==> flow/design.v <==
`timescale 1ns / 1ps
module state_machine(
    input clk,
    input rst,
    input send,
    input [7:0]data,
    output txd
    );
localparam STATE0 = 0;
localparam STATE1 = 1;
localparam STATE2 = 2;
localparam STATE3 = 3;
reg [1:0]state = STATE0;
reg r_txd = 0;
reg r_send = 0;
reg [7:0]r_data;
reg [2:0]counter = 0;
always @(posedge clk)
begin
    if (rst) state <= STATE0;
    else
    begin
        case (state)
            STATE0: begin
                if (send && ~r_send)
                begin
                    state = STATE1;
                    r_data = data;
                end
                r_send = send;
            end
            STATE1: begin
                r_txd = 1;
                state = STATE2;
                r_send = send;
            end
            STATE2: begin
                r_txd = r_data[counter];
                counter = counter + 1;
                if (counter == 0) state = STATE3;
                r_send = send;
            end
            STATE3: begin
                r_txd = 0;
                state = STATE0;
                r_send = send;
            end
        endcase
    end
end
assign txd = r_txd;
endmodule
# ---- Step by step through the tools: state_machine
# What the tools print for state_machine, step after step.
# Lines are those of the file above, counted from 1.
# Library cell names are shortened.
# The mark n/a stands for no value.
dict set report design {
  design {state_machine}
  clk_port {clk}
  lib {sky130hd}
  pvt_corner {tt_025C_1v80}
}

# ---- Elaborated design
# Counts by Yosys on the flattened word-level netlist (proc, flatten, opt, wreduce; memories kept). Register bits leave out memories and registers merged into their read ports (data or address). Print and check cells are left out. Cells with the same type and inputs are merged into one.
dict set report bits {
  register_bits 15
  word_cells 35
}
dict set report op_classes {
  equal 5
  n_shift 1
  logic 5
  n_addsub 1
  mux 8
  n_reduce_logical 10
}
# op n
set op_table {}
lappend op_table {{2-to-1 mux 8 bit} 2}
lappend op_table {{indexed select 8 x 3 -> 1 bit} 1}
lappend op_table {{case mux 2 bit (select 4 bit)} 1}
lappend op_table {{AND reduction 2 bit} 3}
lappend op_table {{OR reduction 3 bit} 2}
lappend op_table {{NOT 1 bit} 5}
lappend op_table {{== test 2 bit with constant B} 2}
lappend op_table {{!= test 2 bit with constant B} 2}
lappend op_table {{OR reduction 4 bit} 1}
lappend op_table {{2-to-1 mux 2 bit} 2}
lappend op_table {{adder 3 x 1 -> 3 bit with constant B} 1}
lappend op_table {{logical NOT 3 bit} 1}
lappend op_table {{AND reduction 3 bit} 1}
lappend op_table {{case mux 1 bit (select 3 bit)} 1}
lappend op_table {{2-to-1 mux 3 bit} 1}
lappend op_table {{== test 2 x 1 -> 1 bit with constant B} 1}
lappend op_table {{logical NOT 2 bit} 1}
lappend op_table {{logical AND 1 bit} 1}
lappend op_table {{2-to-1 mux 1 bit} 1}

# ---- Logic depth
# Depth = most cells in a row (Yosys ltp): at word level without a register or memory, in the mapped netlist without a sequential cell, where the memories' decode and read muxes count.
dict set report logic_depth {
  ltp_word 4
  ABC_AREA 1
  ltp_mapped 7
  depth_no_buf 7
}

# ---- Mapped cells and area
# Yosys stat after the flow's synthesis: flattened, memories mapped to cells. It holds for the ABC_AREA given above (unset counts as 0); a run with the other value may have another netlist.
dict set report mapped {
  stdcells 64
  ff_cells 15
  buf_cells 0
  seqArea_um2 430.4
  area_um2 694.4
}
# cell n
set types {}
lappend types {edfxtp_1 13}
lappend types {ha_1 6}
lappend types {nand2_1 11}
lappend types {dfxtp_1 2}
lappend types {inv_1 10}
lappend types {nand3_1 5}
lappend types {inv_2 4}
lappend types {a21oi_1 2}
lappend types {o21ai_1 2}
lappend types {nand3b_1 1}
lappend types {nor2_1 2}
lappend types {o211ai_1 1}
lappend types {nand2_2 1}
lappend types {nor4_1 1}
lappend types {or2_1 1}
lappend types {o21ai_0 1}
lappend types {clkinv_1 1}

# ---- Worst setup path after synthesis
# Path of least setup slack by OpenSTA after synthesis, without wires, with an ideal clock, recovery checks aside; 20% of the period is set as input and as output delay. Where synthesis merged equal registers, the netlist keeps one of their names.
dict set report synth_timing {
  kind {register -> register}
  startpoint {register state[0]}
  endpoint {register r_data[0]}
  launch_ns 0.000
  arrival_ns 1.509
  path_delay_ns 1.904
  n_path_buf 0
  stages 5
  clock_period_ns 2.74
  path_slack_ns 0.836
  required_time_ns 2.345
  period_less_setup_slack_ns 1.904
}
# "path_delay_ns" = arrival - input delay + setup time.
# "stages": output pins that drive a net of the path, with the launching flip-flop's if there is one; two outputs of one cell count as two.
# "period_less_setup_slack_ns" = period - worst setup slack (recovery checks aside). The figure is calculated, with input and output delays left at 20% of the set period.
# Between the ends stands the longest chain of elaborated cells between them, by number of cells; it is not shown to be the way that was timed. Of several equally long chains one is given.
# A line is the first line of the expression or statement that the cell stems from. Yosys adds cells for indexed reads and writes and turns some case tables into memories.
# At most two assigning lines are given for a register; there are more.
# The path ends at the enable pin of a flip-flop; only ways to that pin are counted.
dict set report synth_between {
  cell_sequence {dfxtp_1 inv_1 ha_1 inv_1 nor4_1}
  elab_chain_cells 4
}
# element line_no
set synth_lines {}
lappend synth_lines {{start: declaration} 13} ;# reg [1:0]state = STATE0;
lappend synth_lines {{start: assignment} 20} ;# if (rst) state <= STATE0;
lappend synth_lines {{start: assignment} 27} ;# state = STATE1;
lappend synth_lines {{== test 2 bit} 23} ;# case (state)
lappend synth_lines {{OR reduction 3 bit} n/a}
lappend synth_lines {{NOT 1 bit} n/a}
lappend synth_lines {{AND reduction 3 bit} n/a}
lappend synth_lines {{end: assignment} 28} ;# r_data = data;
lappend synth_lines {{end: declaration} 16} ;# reg [7:0]r_data;

# ---- Worst path after layout
# From the final timing report of run 1: the path of least setup slack in the routed layout; clock arrival at registers is part of the times.
dict set report layout_timing {
  kind {register -> output}
  startpoint {register r_txd}
  endpoint {output port txd}
  required_time_ns 2.26
  out_delay_ns 0.57
  clock_period_ns 2.83
  stages 2
  path_slack_ns 1.14
  arrival_ns 1.12
  launch_ns 0.28
  n_path_buf 1
}
# At most two assigning lines are given for a register; there are more.
dict set report layout_between {
  cell_sequence {edfxtp_1 clkdlybuf4s50_1}
  elab_chain_cells 0
}
# element line_no
set layout_lines {}
lappend layout_lines {{start: declaration} 14} ;# reg r_txd = 0;
lappend layout_lines {{start: assignment} 33} ;# r_txd = 1;
lappend layout_lines {{start: assignment} 38} ;# r_txd = r_data[counter];
lappend layout_lines {{end: declaration} 7} ;# output txd

; Record of 2 stored runs of the RTL-to-layout flow on state_machine, platform sky130hd. The runs are unordered. Constraints: input delay and output delay 20% of the set period each, output load 0.01 pF.
; "period_reached_ns" means the clock period less the worst setup slack. The figure is calculated, with input and output delays left at 20% of the set period.
; "worst_path_ns" means the part of the period allowed to the worst setup path (the constraints hold back 20% at inputs and 20% at outputs) less its slack; where the path has registers, the arrival times of their clocks count too.
; "totalPower_uw" is the tool's figure for a default switching activity; nothing was simulated.

[run 1: settings]
period_ns = 2.83
CORE_UTILIZATION = 32
SETUP_SLACK_MARGIN = 0.31
PLACE_DENSITY = 0.82
CORE_ASPECT_RATIO = 0.98
CELL_PAD_IN_SITES_GLOBAL_PLACEMENT = 2
TNS_END_PERCENT = 5
ABC_AREA = 1
GPL_TIMING_DRIVEN = 1
GPL_ROUTABILITY_DRIVEN = 0
MIN_ROUTING_LAYER = met1
CAP_MARGIN = 20
CORE_MARGIN = 2
SLEW_MARGIN = 20
[run 1: results]
period_reached_ns = 1.689
worst_path_ns = 1.12
timing.worst_path_kind = register -> output
totalPower_uw = 563.2
finish.utilization_frac = 0.432
die_area_um2 = 2558.6
finalCellArea_um2 = 873.3
synthesis_area_um2 = 694.4
worst_hold_slack_ns = 0.549
timing.setup.tns_ns = 0.000
fin_ws_ns = 1.141

[run 2: settings]
period_ns = 1.89
CAP_MARGIN = 20
CORE_MARGIN = 2
CORE_UTILIZATION = 40
SLEW_MARGIN = 20
[run 2: results]
synthesis_area_um2 = 664.4
fin_ws_ns = 0.351
die_area_um2 = 2003.0
period_reached_ns = 1.539
worst_path_ns = 1.54
timing.worst_path_kind = register -> register
timing.setup.tns_ns = 0.000
totalPower_uw = 818.2
worst_hold_slack_ns = 0.589
finalCellArea_um2 = 817.0
finish.utilization_frac = 0.536
