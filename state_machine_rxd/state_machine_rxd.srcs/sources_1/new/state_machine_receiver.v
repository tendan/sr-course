==> flow/design.v <==
`timescale 1ns / 1ps
`timescale 1ns / 1ps
module state_machine_receiver(
    input clk,
    input rst,
    input rxd,
    output [7:0]data,
    output received
    );
localparam STATE0 = 0;
localparam STATE1 = 1;
localparam STATE2 = 2;
localparam STATE3 = 3;
reg [1:0]state = STATE0;
reg r_received = 0;
reg [7:0]r_data = 0;
reg [2:0]counter = 0;
always @(posedge clk)
begin
    if (rst) state = STATE0;
    else
    begin
        case (state)
            STATE0: begin
                if (rxd)
                begin
                    state = STATE1;
                end
            end
            STATE1: begin
                r_data[counter] = rxd;
                counter = counter + 1;
                if (counter == 0) state = STATE2;
            end
            STATE2: begin
                if (~rxd) r_received = 1;
                state = STATE3;
            end
            STATE3: begin
                r_received = 0;
                r_data = 0;
                state = STATE0;
            end
        endcase
    end
end
assign data = r_data; 
assign received = r_received;
endmodule
======== Step by step through the tools: state_machine_receiver ========
Tool output for the design above, in the order of the flow.
Lines are those of the file above, counted from 1.
Library cell names are shortened.
Not given: n/a
design
  top module .............................. state_machine_receiver
  clock port .............................. clk
  cell library ............................ sky130hd
  corner .................................. tt_025C_1v80

======== After elaboration ========
Yosys after proc, flatten, opt, wreduce and memory -nomap, before mapping. Memory bits, and registers merged into a memory's read port (data or address), are not among the register bits. Print and check cells are not counted. Equal cells are merged and count once.
operators by class
  $add $sub $neg .......................... 2
  eq/ne operators ......................... 6
  shift-type cells ........................ 2
  mux-type cells .......................... 7
  bitwise logic cells ..................... 7
  reductions and logical operators ........ 9
operators by type and width
  cell                                                  number
  case mux 8 bit (select 2 bit)                         1
  variable shift 1 x 4 -> 8 bit                         1
  variable shift 1 x 4 -> 8 bit (first input constant)  1
  bitwise AND 8 bit                                     1
  bitwise OR 8 bit                                      1
  NOT 8 bit                                             1
  case mux 2 bit (select 4 bit)                         1
  != test 2 bit (second input constant)                 3
  AND reduction 2 bit                                   3
  NOT 1 bit                                             4
  == test 2 bit (second input constant)                 2
  OR reduction 2 bit                                    2
  negator 3 -> 4 bit                                    1
  2-to-1 mux 2 bit                                      2
  adder 3 x 1 -> 3 bit (second input constant)          1
  zero test 3 bit                                       1
  AND reduction 3 bit                                   1
  OR reduction 3 bit                                    1
  2-to-1 mux 3 bit                                      1
  == test 2 x 1 -> 1 bit (second input constant)        1
  zero test 2 bit                                       1
  case mux 1 bit (select 2 bit)                         1
  2-to-1 mux 1 bit                                      1
bit counts
  register bits ........................... 14
  elaborated cells ........................ 37

======== Logic depth ========
Longest topological path by Yosys (ltp), each cell counted once; first at word level (registers and memories cut), then after technology mapping (sequential cells cut; the memories' decode and read muxes count).
depth
  depth after elaboration ................. 6
  ABC_AREA ................................ 0
  gate-level depth with buffers ........... 5
  mapped depth without buffers ............ 5

======== Netlist ========
Source: synth_stat.txt of the flow (Yosys; design flattened, memories mapped). It holds for the ABC_AREA given above (unset counts as 0); a run with the other value may have another netlist.
cells by type
  cell      number
  edfxtp_1  12
  ha_1      9
  dfxtp_1   2
  a21oi_1   7
  inv_1     9
  o21ai_0   6
  mux2i_1   2
  o211a_1   2
  nand2_1   5
  xor2_1    2
  a221oi_2  1
  nand3_1   3
  a211oi_2  1
  nand2b_1  2
  nand4_1   2
  nor2b_1   2
  buf_6     1
  a21bo_2   1
Not listed: further types 9, cells in them 10.
synthesis totals
  cell count .............................. 79
  cell area after synthesis ............... 855.8 um^2
  flip-flop cells ......................... 14
  buffer cells ............................ 2

======== Worst setup path after synthesis ========
Source: OpenSTA report_checks on the synthesized netlist (no wires, ideal clock, input and output delay 20% of the period each), path of least setup slack; recovery checks are left aside. Register names are those of the netlist, which keeps one name where synthesis merged equal registers.
timing path after synthesis
  path kind ............................... flip-flop to flip-flop
  start ................................... register counter[0]
  end ..................................... register r_data[4]
  period .................................. 2.78 ns
  library setup time ...................... 0.262 ns
  launch time at the first pin ............ 0.000 ns
  data arrival time ....................... 1.540 ns
  data required time ...................... 2.518 ns
  path slack .............................. 0.978 ns
  delay of the path ....................... 1.802 ns
  driving pins on the path ................ 6
  period reached after synthesis .......... 1.802 ns
"delay of the path" = arrival - input delay + setup time.
"driving pins on the path" counts driving pins, that of a launching flip-flop among them; a cell with two outputs on the path counts twice.
"period reached after synthesis" = period - worst setup slack (recovery checks aside). The figure is calculated, with input and output delays left at 20% of the set period.
Between the ends stands the longest chain of elaborated cells between them, by number of cells; it is not shown to be the way that was timed. Of several equally long chains one is given.
Each line given opens the expression or statement behind the cell; cells for indexed reads and writes are added by Yosys, which also makes memories of some case tables.
between the ends, after synthesis
  cell sequence ........................... edfxtp_1 -> inv_1 -> ha_1 -> or3b_1 -> a211oi_2 -> mux2i_1
  cells in the longest elaborated chain ... 6
  elaborated cells on any way between the ends .. 7
  classes of those cells .................. add/sub (1); shift (2); mux (1); logic (3)
ends and longest elaborated chain, after synthesis
  item                           line  RTL
  start, declared                17    reg [2:0]counter = 0;
  start, assigned                32    counter = counter + 1;
  negator 3 -> 4 bit             31    r_data[counter] = rxd;
  variable shift 1 x 4 -> 8 bit  31
  NOT 8 bit                      31
  bitwise AND 8 bit              31
  bitwise OR 8 bit               31
  case mux 8 bit (select 2 bit)  23    case (state)
  end, assigned                  31
  end, assigned                  41    r_data = 0;
  end, declared                  16    reg [7:0]r_data = 0;

======== Timing after layout ========
From the final timing report of run 1: the path of least setup slack in the routed layout; clock arrival at registers is part of the times.
timing path post-layout
  path kind ............................... flip-flop to flip-flop
  start ................................... register counter[0]
  end ..................................... register r_data[4]
  period .................................. 3.42 ns
  library setup time ...................... 0.16 ns
  launch time at the first pin ............ 0.30 ns
  data arrival time ....................... 2.24 ns
  data required time ...................... 3.54 ns
  path slack .............................. 1.31 ns
  driving pins on the path ................ 6
Between the ends stands the longest chain of elaborated cells between them, by number of cells; it is not shown to be the way that was timed. Of several equally long chains one is given.
between the ends, post-layout
  cell sequence ........................... edfxtp_1 -> inv_1 -> ha_1 -> or3b_1 -> a211oi_2 -> mux2i_1
  cells in the longest elaborated chain ... 6
  elaborated cells on any way between the ends .. 7
  classes of those cells .................. add/sub (1); shift (2); mux (1); logic (3)
ends and longest elaborated chain, post-layout
  item                           line  RTL
  start, declared                17    reg [2:0]counter = 0;
  start, assigned                32    counter = counter + 1;
  negator 3 -> 4 bit             31    r_data[counter] = rxd;
  variable shift 1 x 4 -> 8 bit  31
  NOT 8 bit                      31
  bitwise AND 8 bit              31
  bitwise OR 8 bit               31
  case mux 8 bit (select 2 bit)  23    case (state)
  end, assigned                  31
  end, assigned                  41    r_data = 0;
  end, declared                  16    reg [7:0]r_data = 0;

Appendix: measured runs

Record of 2 stored runs of the RTL-to-layout flow on state_machine_receiver, platform sky130hd. The runs are unordered. Constraints: input delay and output delay 20% of the set period each, output load 0.01 pF.
"period achieved" means the clock period less the worst setup slack. The figure is calculated, with input and output delays left at 20% of the set period.
"time used up by the worst setup path" is the time allowed to the run's worst setup path (the clock period less input and output delay, where it has them) less its slack. Clock arrival times count: a late capture clock shortens it, a late launch clock lengthens it.
"total design power": no workload was simulated; the value follows from the tool's default switching activity.

---- run 1 ----
settings
  period_ns = 3.42
  CORE_UTILIZATION = 62
  SETUP_SLACK_MARGIN = 0.05
  CORE_ASPECT_RATIO = 0.75
  CELL_PAD_IN_SITES_GLOBAL_PLACEMENT = 0
  ABC_AREA = 0
  GPL_TIMING_DRIVEN = 0
  GPL_ROUTABILITY_DRIVEN = 1
  CTS_CLUSTER_DIAMETER = 388
  SLEW_MARGIN = 40
  MIN_ROUTING_LAYER = met2
  CAP_MARGIN = 20
  CORE_MARGIN = 2
results
  final design utilization ................ 80.6 %
  period achieved ......................... 2.111 ns
  worst hold slack in the final report .... 0.539 ns
  cell area after synthesis ............... 855.8 um^2
  die footprint ........................... 1696.6 um^2
  time used up by the worst setup path .... 2.11 ns
  worst setup path type ................... flip-flop to flip-flop
  final setup TNS ......................... 0.000 ns
  standard-cell area after layout ......... 1021.0 um^2
  worst slack on setup checks ............. 1.309 ns
  total design power ...................... 0.6734 mW

---- run 2 ----
settings
  period_ns = 2.09
  CORE_UTILIZATION = 26
  SETUP_SLACK_MARGIN = -0.1
  CORE_MARGIN = 2
  CELL_PAD_IN_SITES_GLOBAL_PLACEMENT = 3
  CELL_PAD_IN_SITES_DETAIL_PLACEMENT = 1
  ABC_AREA = 0
  CTS_CLUSTER_SIZE = 38
  CTS_CLUSTER_DIAMETER = 158
  CAP_MARGIN = 30
  SLEW_MARGIN = 20
results
  die footprint ........................... 3766.3 um^2
  total design power ...................... 1.104 mW
  period achieved ......................... 1.709 ns
  worst hold slack in the final report .... 0.533 ns
  final design utilization ................ 34.5 %
  cell area after synthesis ............... 855.8 um^2
  standard-cell area after layout ......... 1069.8 um^2
  worst slack on setup checks ............. 0.381 ns
  final setup TNS ......................... 0.000 ns
  time used up by the worst setup path .... 1.71 ns
  worst setup path type ................... flip-flop to flip-flop
