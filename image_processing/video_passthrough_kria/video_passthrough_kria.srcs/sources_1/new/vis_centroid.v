==> flow/design.v <==
`timescale 1ns / 1ps
module vis_centroid #(
    parameter IMG_W = 1080,
    parameter IMG_H = 1920
)(
    input clk,
    input [10:0]x,
    input [10:0]y,
    input de,
    input vsync,
    input hsync,
    input [23:0]i_pixel,
    output [23:0]o_pixel,
    output de_out,
    output vsync_out,
    output hsync_out
    );
reg [10:0]x_pos;
reg [10:0]y_pos;
reg prev_vsync = 0;
always @(posedge clk)
begin
    prev_vsync <= vsync;
    if (vsync) begin
        x_pos <= 0;
        y_pos <= 0;
    end else if (de) begin
        x_pos <= x_pos + 1;
        if (x_pos == IMG_W - 1) begin
            x_pos <= 0;
            y_pos <= y_pos + 1;
            if (y_pos == IMG_H - 1) begin
                y_pos <= 0;
            end
        end
    end
end
assign {de_out, vsync_out, hsync_out} = {de, vsync, hsync};
assign o_pixel = ((x_pos == x || y_pos == y) ? 24'hff0000 : i_pixel);
endmodule
======== Tool chain data of vis_centroid ========
Tool output for the design above, in the order of the flow.
Lines are those of the file above, counted from 1.
Cell names lack the library's common part.
Not given: --
set-up
  design top .............................. vis_centroid
  clock port .............................. clk
  cell library ............................ sky130hd
  library corner .......................... tt_025C_1v80

======== Word-level counts ========
Yosys after proc, flatten, opt, wreduce and memory -nomap, before mapping. Enables and synchronous resets that opt folds into registers are not counted as muxes. Memory bits, and registers merged into a memory's read port (data or address), are not among the register bits. Print and check cells are not counted. Equal cells are merged and count once.
storage and ports
  flip-flop bits (word level) ............. 22
  bits in latches ......................... 0
  RAM bits ................................ 0
  bits in read-only memories .............. 0
  clocked read ports x word width ......... 0
  memory cells ............................ 0
  bits of input ports ..................... 50
  output and inout port bits .............. 27
  elaborated cells ........................ 13
operators by class
  add/sub/neg operators ................... 2
  multiply operators ...................... 0
  div/mod/pow operators ................... 0
  magnitude comparators ................... 0
  eq/ne operators ......................... 4
  shift operators ......................... 0
  muxes and demuxes ....................... 3
  bitwise gates (word level) .............. 0
  reduce/logical cells .................... 2
operators with widths
  cell                                            number
  2-to-1 mux 24 bit                               1
  adder 11 x 1 -> 11 bit (second input constant)  2
  equality test 11 bit                            2
  equality test 11 bit (second input constant)    2
  2-to-1 mux 11 bit                               2
  AND reduction 2 bit                             1
  logical OR 1 bit                                1

======== Logic depth ========
Longest topological path by Yosys (ltp), each cell counted once; first at word level (registers and memories cut), then after technology mapping (sequential cells cut; the memories' decode and read muxes count).
depth
  word-level depth ........................ 3
  ABC_AREA ................................ 0
  depth in mapped cells ................... 6
  gate-level depth less buffers ........... 5

======== Synthesis result ========
Source: synth_stat.txt of the flow (Yosys; design flattened, memories mapped). It holds for the ABC_AREA given above (unset counts as 0); a run with the other value may have another netlist.
cell types
  cell      number  area in all (µm²)
  dfxtp_1   22      440.422
  xnor2_1   29      253.994
  nor3b_1   17      127.622
  or3_1     9       56.304
  nor2_1    14      52.55
  nand4_1   8       50.048
  nand3_1   9       45.043
  a31oi_1   6       37.536
  nand2_1   10      37.536
  nand2b_1  5       31.28
  buf_4     4       30.029
  mux2i_1   3       30.029
  nor3_1    6       30.029
  xor2_1    3       26.275
  and3_1    4       25.024
  ha_1      2       25.024
  nor4b_4   1       23.773
  o21ai_0   4       20.019
Other cell types: 21; their cells: 33.
mapped netlist
  mapped cells ............................ 189
  chip area (Yosys) ....................... 1565.3 µm²
  flip-flops .............................. 22
  buffer cells ............................ 14

======== Worst setup path after synthesis ========
OpenSTA on the mapped netlist: ideal clock, no wires. The path of least setup slack (recovery checks aside). Input and output delay are each 20% of the period. Register names are those of the netlist, which keeps one name where synthesis merged equal registers.
timing after synthesis
  path kind ............................... input to output
  start ................................... input port y[2]
  end ..................................... output port o_pixel[19]
  period .................................. 2370 ps
  input delay ............................. 474 ps
  output delay ............................ 474 ps
  time at the first pin ................... 474 ps
  arrival time ............................ 1499 ps
  required time ........................... 1896 ps
  setup slack ............................. 397 ps
  path delay .............................. 1025 ps
  stages on the path ...................... 5
  synthesis period reached ................ 1973 ps
"path delay" is the arrival time less input delay plus setup time.
At an output port there is no setup time.
"stages on the path": output pins that drive a net of the path, with the launching flip-flop's if there is one; two outputs of one cell count as two.
"synthesis period reached" = period - worst setup slack (recovery checks aside). The figure is calculated, with input and output delays left at 20% of the set period.
Between the ends stands the longest chain of elaborated cells between them, by number of cells; it is not shown to be the way that was timed. Of several equally long chains one is given.
A line is the first line of the expression or statement that the cell stems from. Yosys adds cells for indexed reads and writes and turns some case tables into memories.
between the ends, after synthesis
  cell sequence ........................... xnor2_1 > nand4_1 > nor3_1 > clkbuf_1 > or3_1
  cells in the longest elaborated chain ... 3
  elaborated cells between the ends (all ways) .. 3
  source lines of those cells ............. 1
  classes of those cells .................. 1 x eq/ne; 1 x mux; 1 x reduce/logical
RTL lines, path after synthesis
  element               line  RTL
  start: declaration    8     input [10:0]y,
  equality test 11 bit  39    assign o_pixel = ((x_pos == x || y_pos == y) ? 24'hff0000 : i_pixel);
  logical OR 1 bit      39
  2-to-1 mux 24 bit     39
  end: declaration      13    output [23:0]o_pixel,

======== Timing after layout ========
Path of least setup slack in the final report of job 1 (OpenROAD, finished layout, wires in). Where an end is a register, its clock arrival counts in the times.
The report prints the path's times to 10 ps; the period is as set.
timing after layout
  path kind ............................... input to output
  start ................................... input port y[10]
  end ..................................... output port o_pixel[8]
  period .................................. 2270 ps
  input delay ............................. 450 ps
  output delay ............................ 450 ps
  time at the first pin ................... 450 ps
  arrival time ............................ 1720 ps
  required time ........................... 1820 ps
  setup slack ............................. 100 ps
  stages on the path ...................... 8
Between the ends stands the longest chain of elaborated cells between them, by number of cells; it is not shown to be the way that was timed. Of several equally long chains one is given.
between the ends, after layout
  cell sequence ........................... dlygate4sd2_1 > xnor2_1 > nand4_1 > nor3_4 > buf_6 > buf_16 > nor3b_2 > buf_2
  cells in the longest elaborated chain ... 3
  elaborated cells between the ends (all ways) .. 3
  source lines of those cells ............. 1
  classes of those cells .................. 1 x eq/ne; 1 x mux; 1 x reduce/logical
RTL lines, path after layout
  element               line  RTL
  start: declaration    8     input [10:0]y,
  equality test 11 bit  39    assign o_pixel = ((x_pos == x || y_pos == y) ? 24'hff0000 : i_pixel);
  logical OR 1 bit      39
  2-to-1 mux 24 bit     39
  end: declaration      13    output [23:0]o_pixel,

Ticket comment

Record of 2 stored runs of the RTL-to-layout flow on vis_centroid, platform sky130hd. The runs are unordered. Constraints: input delay and output delay 20% of the set period each, output load 0.01 pF.
"period reached": clock period set for the run, less the worst setup slack. It is reckoned from that one timing run; input and output delays stay at 20% of the period that was set.
"time on the worst setup path" is the time allowed to the run's worst setup path (the clock period less input and output delay, where it has them) less its slack. Clock arrival times count: a late capture clock shortens it, a late launch clock lengthens it.
"total design power" rests on the timing tool's default activity at the inputs, not on a simulated workload.
"time on the worst setup path" is known to 10 ps.

---- job 1 ----
settings
  period_ns = 2.27
  CORE_UTILIZATION = 35
  CAP_MARGIN = 20
  CORE_MARGIN = 2
  SLEW_MARGIN = 20
results
  lowest hold slack ....................... 520 ps
  total design power ...................... 0.8694 mW
  full die area ........................... 5023.3 µm²
  utilization of the finished layout ...... 59.5 %
  summed negative setup slack ............. 0 ps
  time on the worst setup path ............ 1260 ps
  class of the worst setup path ........... input to output
  standard-cell area after routing ........ 2572.5 µm²
  period reached .......................... 2169 ps
  chip area in the Yosys report ........... 1565.3 µm²
  worst slack on setup checks ............. 101 ps

---- job 2 ----
settings
  period_ns = 1.52
  CORE_UTILIZATION = 43
  SETUP_SLACK_MARGIN = 0.28
  PLACE_DENSITY_LB_ADDON = 0.14
  CORE_ASPECT_RATIO = 0.75
  CORE_MARGIN = 10
  CELL_PAD_IN_SITES_GLOBAL_PLACEMENT = 2
  CELL_PAD_IN_SITES_DETAIL_PLACEMENT = 0
  ABC_AREA = 1
  CTS_CLUSTER_DIAMETER = 243
  MIN_ROUTING_LAYER = met2
  MAX_ROUTING_LAYER = met4
  CAP_MARGIN = 20
  SLEW_MARGIN = 20
results
  stopped before the end: placement reported FLW-0024
